==> flow/design.v <==
module adder(i1, i2, o);
input [31:0] i1, i2;
output [31:0] o;
assign o = i1 + i2;
endmodule
module mux2_32bits(i1, i2, s, o);
input [31:0] i1, i2;
input s;
output [31:0] o;
assign o = s ? i2: i1;
endmodule
module mux3_32bits(i1, i2, i3, s, o);
input [31:0] i1, i2, i3;
input [1:0] s;
output [31:0] o;
assign o = (s == 2'd0) ? i1 :
            (s == 2'd1) ? i2: 
            (s == 2'd2) ? i3: 32'd0;
endmodule
module regfile(clk, rst, A1, A2, A3, WD, RegWrite, RD1, RD2);
input clk, rst, RegWrite;
input [4:0] A1, A2, A3;
input [31:0] WD;
output [31:0] RD1, RD2;
reg [31:0] mem[0:31];
integer i;
assign RD1 = mem[A1];
assign RD2 = mem[A2];
always @(posedge clk or negedge rst) begin
    if (!rst) 
        for(i = 0; i<32; i = i+1) 
            mem[i] <= 32'd0;
    else if(RegWrite)
        mem[A3] <= WD;
end
initial begin
for(i = 0; i < 32; i= i +1) begin
    mem[i] = 32'd0;
end
end
endmodule 
module signextend (i, o);
    input [15:0] i;
    output [31:0] o;
    assign o = i[15] ? {16'hffff, i}: {16'd0, i};
endmodule
module control(opcode, inst,
RegDst, MemWrite, MemToReg, 
ALUcontrol, ALUSrc, RegWrite, Branch, Jump, stall);
input [5:0] opcode, inst;
input stall;
output RegDst, MemWrite, MemToReg, ALUSrc, RegWrite, Branch, Jump;
output [3:0] ALUcontrol;
parameter R = 6'h00;
parameter lw = 6'h23;
parameter sw = 6'h2b;
parameter beq = 6'h04;
parameter addi = 6'h08;
parameter bne = 6'h05;
parameter J  = 6'h02;
wire [9:0] c;
assign c = 
            (opcode == R) ? 10'h122 :
            (opcode == lw) ? 10'h0f0 :
            (opcode == sw) ? 10'h1c8 :
            (opcode == beq) ? 10'h005 :
            (opcode == bne) ? 10'h004 :
            (opcode == addi) ? 10'h0a0 : 
            (opcode == J) ? 10'h200 : 10'd0 ; 
assign Jump = c[9];
assign RegDst = c[8];
assign ALUSrc = c[7];
assign MemToReg = c[6];
assign RegWrite = c[5];
assign MemWrite = c[3];
assign Branch = c[2];
wire [1:0] alu_control;
assign alu_control = c[1:0];
wire Rtype;
assign Rtype = (alu_control == 2'b10) ? 1'b1: 1'b0;
wire lww;  
assign lww = (alu_control == 2'b00) ? 1'b1: 1'b0;
parameter [5:0] And = 6'h24;
parameter [5:0] Add = 6'h20;
parameter [5:0] Sub = 6'h22;
parameter [5:0] Or = 6'h25;
parameter [5:0] Slt = 6'h2a;
parameter [5:0] Sll = 6'h00;
parameter [5:0] Srl = 6'h02;
assign ALUcontrol = lww ? 4'b0010:
                 (alu_control == 2'b01) ? 4'b0110: 
						    	(Rtype && inst == Add) ? 4'b0010:
						     (Rtype && inst == Sub) ? 4'b0110:
						     (Rtype && inst == And) ? 4'b0000:
						     (Rtype && inst == Or) ? 4'b0001:
						     (Rtype && inst == Slt) ? 4'b0111: 
						     (Rtype && inst == Sll) ? 4'b0100:
						     (Rtype && inst == Srl) ? 4'b0111: 4'b1111; 
endmodule
module Decode(clk, rst, InstrD, PCPlus4D, RegWriteW, WriteRegW, ResultW,
RegWriteD, MemToRegD, MemWriteD, ALUcontrolD, ALUSrcD, RegDstD,
PCSrcD, RD1, RD2, RsD, RtD,RdD, SignImmD, PCBranchD, BranchD, ForwardAD, ForwardBD, ALUOutM, JA, Jump, stall);
input clk, rst, RegWriteW, stall;
input [4:0] WriteRegW;
input [31:0] PCPlus4D, ResultW, InstrD;
input [1:0] ForwardAD, ForwardBD;
output RegWriteD, MemToRegD, MemWriteD, ALUSrcD, RegDstD, PCSrcD, BranchD, Jump;
output [3:0] ALUcontrolD;
output [31:0] PCBranchD, SignImmD, RD1, RD2, ALUOutM, JA;
output [4:0] RsD, RtD, RdD;
wire equal, br;
wire [31:0] shifted, c1, c2, s1, RD1i, RD2i;
control c(InstrD[31:26], InstrD[5:0],
RegDstD, MemWriteD, MemToRegD, 
ALUcontrolD, ALUSrcD, RegWriteD, BranchD, Jump, stall);
regfile rf(clk, rst, InstrD[25:21], InstrD[20:16], WriteRegW, ResultW, RegWriteW, RD1i, RD2i);
signextend se(InstrD[15:0], SignImmD);
assign shifted = SignImmD << 2;
mux3_32bits mu7(RD1i, ALUOutM, ResultW, ForwardAD, c1);
mux3_32bits mu8(RD2i, ALUOutM, ResultW, ForwardBD, c2);
adder add4_PC(shifted, PCPlus4D, PCBranchD);
assign JA = InstrD[25:0] << 2;
assign br = ((InstrD[31:26] == 6'h05) && (c1 != c2)) ? 1'b1 :
             ((InstrD[31:26] == 6'h04) && (c1  == c2)) ? 1'b1 :1'b0;
assign PCSrcD = ((br || Jump) && BranchD);
assign RsD = InstrD[25:21];
assign RtD = InstrD[20:16];
assign RdD = InstrD[15:11];
assign RD1 = c1;
assign RD2 = c2;
endmodule
# ---- From RTL to reports: Decode
# Tool output for the design above, in the order of the flow.
# Lines are those of the file above, counted from 1.
# Operators: Yosys type, input widths -> output width; for muxes data width and select width s.
# Cell names lack the library's common part.
# The mark n/a stands for no value.
dict set report design {
  top_module {Decode}
  clock_port {clk}
  lib {sky130hd}
  lib_corner {tt_025C_1v80}
}

# ---- Elaborated design
# Source: Yosys, flattened and elaborated. Widths are those after wreduce. Registers that Yosys merges into a memory's read port (data or address) are not register bits. Print and check cells do not count. Equal cells are merged and count once.
dict set report bits {
  regBits 1024
  input_bits 109
  output_inout_bits 219
  elab_cells 226
}
dict set report op_classes {
  addsub 1
  eq_ne 113
  muxes 29
  reduce_and_logical 51
}
# op n
set ops {}
lappend ops {{$pmux 32 s32} 2}
lappend ops {{$eq 5x5->1 const B} 48}
lappend ops {{$mux 32} 7}
lappend ops {{$eq 5x4->1 const B} 24}
lappend ops {{$mux 10} 7}
lappend ops {{$reduce_and 2->1} 32}
lappend ops {{$eq 5x3->1 const B} 12}
lappend ops {{$eq 6x6->1 const B} 7}
lappend ops {{$mux 4} 9}
lappend ops {{$add 32x32->32} 1}
lappend ops {{$eq 32x32->1} 1}
lappend ops {{$ne 32x32->1} 1}
lappend ops {{$eq 5x2->1 const B} 6}
lappend ops {{$eq 5x1->1 const B} 3}
lappend ops {{$logic_not 5->1} 3}
lappend ops {{$eq 6x2->1 const B} 2}
lappend ops {{$eq 6x3->1 const B} 2}
lappend ops {{$logic_not 6->1} 2}
lappend ops {{$logic_and 1x1->1} 10}
lappend ops {{$eq 2x1->1 const B} 3}
lappend ops {{$eq 2x2->1 const B} 3}
lappend ops {{$logic_not 2->1} 3}
lappend ops {{$eq 6x4->1 const B} 1}
lappend ops {{$mux 1} 4}
lappend ops {{$logic_or 1x1->1} 1}

# ---- Longest topological paths
# Depth = most cells in a row (Yosys ltp): at word level without a register or memory, in the mapped netlist without a sequential cell, where the memories' decode and read muxes count.
dict set report depth {
  word_depth 20
  ABC_AREA 0
  depth_mapped 16
  ltp_nobuf 14
}

# ---- Synthesis result
# Yosys stat after the flow's synthesis: flattened, memories mapped to cells. It holds for the ABC_AREA given above (unset counts as 0); a run with the other value may have another netlist.
# type n type_area_um2
set types {}
lappend types {dfrtp_1 1024 2.56E+04}
lappend types {mux2_2 1001 1.13E+04}
lappend types {a22oi_1 690 5.18E+03}
lappend types {and3_1 290 1814.24}
lappend types {clkbuf_1 424 1.59E+03}
lappend types {nand3_1 187 935.898}
lappend types {buf_4 119 893.357}
lappend types {a2111oi_0 90 788.256}
lappend types {nand4_1 114 713.184}
lappend types {nand2_1 150 563.04}
lappend types {o21ai_0 88 440.422}
lappend types {nor2_1 110 412.896}
lappend types {ha_1 29 362.848}
lappend types {xnor2_1 41 359.094}
lappend types {nor4_1 57 356.592}
lappend types {a221oi_1 28 245.235}
lappend types {a22o_1 26 227.718}
lappend types {a21oi_1 36 180.173}
# Other cell types: 60; their cells: 356.
dict set report mapped {
  mapped_cells 4860
  synth_area_mm2 0.0545386
  seq_area_mm2 0.0256246
  ff_cells 1024
  buf_cells 567
}
# By module: a second synthesis without flattening, with its own total; a netlist apart from the flattened one above.
dict set report unflattened {
  hier_cells 4964
  hier_area_mm2 0.0565968
}
# Rows give one instance, submodules left out.
# mod instances cells mod_area_mm2 mod_seq_area_mm2
set modules {}
lappend modules {regfile 1 4394 0.0519473 0.0256246}
lappend modules {adder 1 221 0.0016015 0}
lappend modules {mux3_32bits 2 77 0.000787 0}
lappend modules {Decode 1 128 0.001006 0}
lappend modules {signextend 1 32 0.0002402 0}
lappend modules {control 1 35 0.0002277 0}

# ---- Worst setup path after synthesis
# OpenSTA on the mapped netlist: ideal clock, no wires. The path of least setup slack (recovery checks aside). Input and output delay are each 20% of the period. Register names are those of the netlist, which keeps one name where synthesis merged equal registers.
dict set report synth_timing {
  path_kind {input to output}
  startpoint {in InstrD[22]}
  endpoint {out PCSrcD}
  clock_period_ps 6170
  input_delay_ps 1234
  out_delay_ps 1234
  t_first_pin_ps 1234
  arrival_time_ps 4436
  required_ps 4936
  setup_slack_ps 500
  delay_ps 3202
  stages 13
  path_buffers 2
  period_less_setup_slack_ps 5670
}
# "delay_ps" = arrival - input delay + setup time.
# A path that ends at an output port has no setup time.
# "stages": output pins that drive a net of the path, with the launching flip-flop's if there is one; two outputs of one cell count as two.
# "period_less_setup_slack_ps" is the clock period less the worst setup slack; recovery checks do not enter. This is arithmetic on one report: input and output delays are still those of the set period (20% each).
# The rows between start and end are the longest chain of elaborated cells between them; the timing report does not say that the signal goes this way. Where chains are equally long, one stands for them.
# A line is the first line of the expression or statement that the cell stems from. Yosys adds cells for indexed reads and writes and turns some case tables into memories.
dict set report synth_between {
  cell_sequence {buf_4 -> or3b_2 -> clkbuf_1 -> nor2_1 -> a22oi_1 -> nand4_1 -> nor4_1 -> a2111oi_1 -> xor2_1 -> or4b_1 -> and4bb_1 -> nand4_1 -> mux2i_1}
  elab_chain_cells 9
  cells_between 42
  cone_lines 5
  cone_classes {eq/ne: 33; mux: 4; reduce/logical: 5}
}
# element line
set synth_lines {}
lappend synth_lines {{from (decl)} 105} ;# input [31:0] PCPlus4D, ResultW, InstrD;
lappend synth_lines {{$eq 5x5->1} 27} ;# assign RD1 = mem[A1];
lappend synth_lines {{$pmux 32 s32} 27}
lappend synth_lines {{$mux 32} 16} ;# assign o = (s == 2'd0) ? i1 :
lappend synth_lines {{$eq 32x32->1} 124} ;# ((InstrD[31:26] == 6'h04) && (c1  == c2)) ? 1'b1 :1'b0;
lappend synth_lines {{$logic_and 1x1->1} 124}
lappend synth_lines {{$mux 1} 124}
lappend synth_lines {{$mux 1} 123} ;# assign br = ((InstrD[31:26] == 6'h05) && (c1 != c2)) ? 1'b1 :
lappend synth_lines {{$logic_or 1x1->1} 125} ;# assign PCSrcD = ((br || Jump) && BranchD);
lappend synth_lines {{$logic_and 1x1->1} 125}
lappend synth_lines {{to (decl)} 107} ;# output RegWriteD, MemToRegD, MemWriteD, ALUSrcD, RegDstD, PCSrcD, BranchD, Jump;
# Nets of the timed path that keep an RTL name, with a line that drives or declares them; the list need not be complete.
# net line
set synth_named_nets {}
lappend synth_named_nets {RD1[15] 16}

Data sheet: physical implementation of Decode

Decode: 2 stored runs of the Yosys and OpenROAD flow on sky130hd. The settings differ; the order carries no meaning. The constraints put input and output delay at 20% of the set period each and load the outputs with 0.01 pF.

# record 1
==> flow/run.sh <==
#!/bin/bash
# the make line also repeats the synthesis and layout settings of config.mk as NAME=value (left out here)
make -C /OpenROAD-flow-scripts/flow DESIGN_CONFIG=/design/flow/config.mk WORK_HOME=/design/flow/orfs CLKGATE_MAP_FILE= finish
==> flow/config.mk <==
export PLATFORM = sky130hd
export DESIGN_NAME = Decode
export DESIGN_NICKNAME = Decode
export VERILOG_FILES = /design/flow/design.v
export SDC_FILE = /design/flow/constraint.sdc
export NUM_CORES = 4
export LEC_CHECK = 0
export CAP_MARGIN = 20
export CORE_ASPECT_RATIO = 0.84
export CORE_MARGIN = 2
export CORE_UTILIZATION = 48
export CTS_CLUSTER_DIAMETER = 118
export CTS_CLUSTER_SIZE = 53
export GPL_TIMING_DRIVEN = 1
export PLACE_DENSITY = 0.91
export SETUP_SLACK_MARGIN = 0.64
export SLEW_MARGIN = 20
==> flow/constraint.sdc <==
create_clock -name core_clock -period 4.59 [get_ports {clk}]
set_input_delay 0.9180 -clock core_clock [delete_from_list [all_inputs] [get_ports {clk}]]
set_output_delay 0.9180 -clock core_clock [all_outputs]
set_load 0.01 [all_outputs]

==> record 1: results <==
outcome="no results, routing failed with GRT-0116"

# record 2
==> flow/run.sh <==
#!/bin/bash
# the make line also repeats the synthesis and layout settings of config.mk as NAME=value (left out here)
make -C /OpenROAD-flow-scripts/flow DESIGN_CONFIG=/design/flow/config.mk WORK_HOME=/design/flow/orfs CLKGATE_MAP_FILE= finish
==> flow/config.mk <==
export PLATFORM = sky130hd
export DESIGN_NAME = Decode
export DESIGN_NICKNAME = Decode
export VERILOG_FILES = /design/flow/design.v
export SDC_FILE = /design/flow/constraint.sdc
export NUM_CORES = 4
export LEC_CHECK = 0
export CAP_MARGIN = 35
export CORE_ASPECT_RATIO = 1.78
export CORE_MARGIN = 2
export CORE_UTILIZATION = 52
export CTS_CLUSTER_DIAMETER = 353
export GPL_ROUTABILITY_DRIVEN = 1
export PLACE_DENSITY = 0.93
export SLEW_MARGIN = 20
==> flow/constraint.sdc <==
create_clock -name core_clock -period 3.48 [get_ports {clk}]
set_input_delay 0.6960 -clock core_clock [delete_from_list [all_inputs] [get_ports {clk}]]
set_output_delay 0.6960 -clock core_clock [all_outputs]
set_load 0.01 [all_outputs]

==> record 2: results <==
outcome="no results, routing failed with GRT-0116"
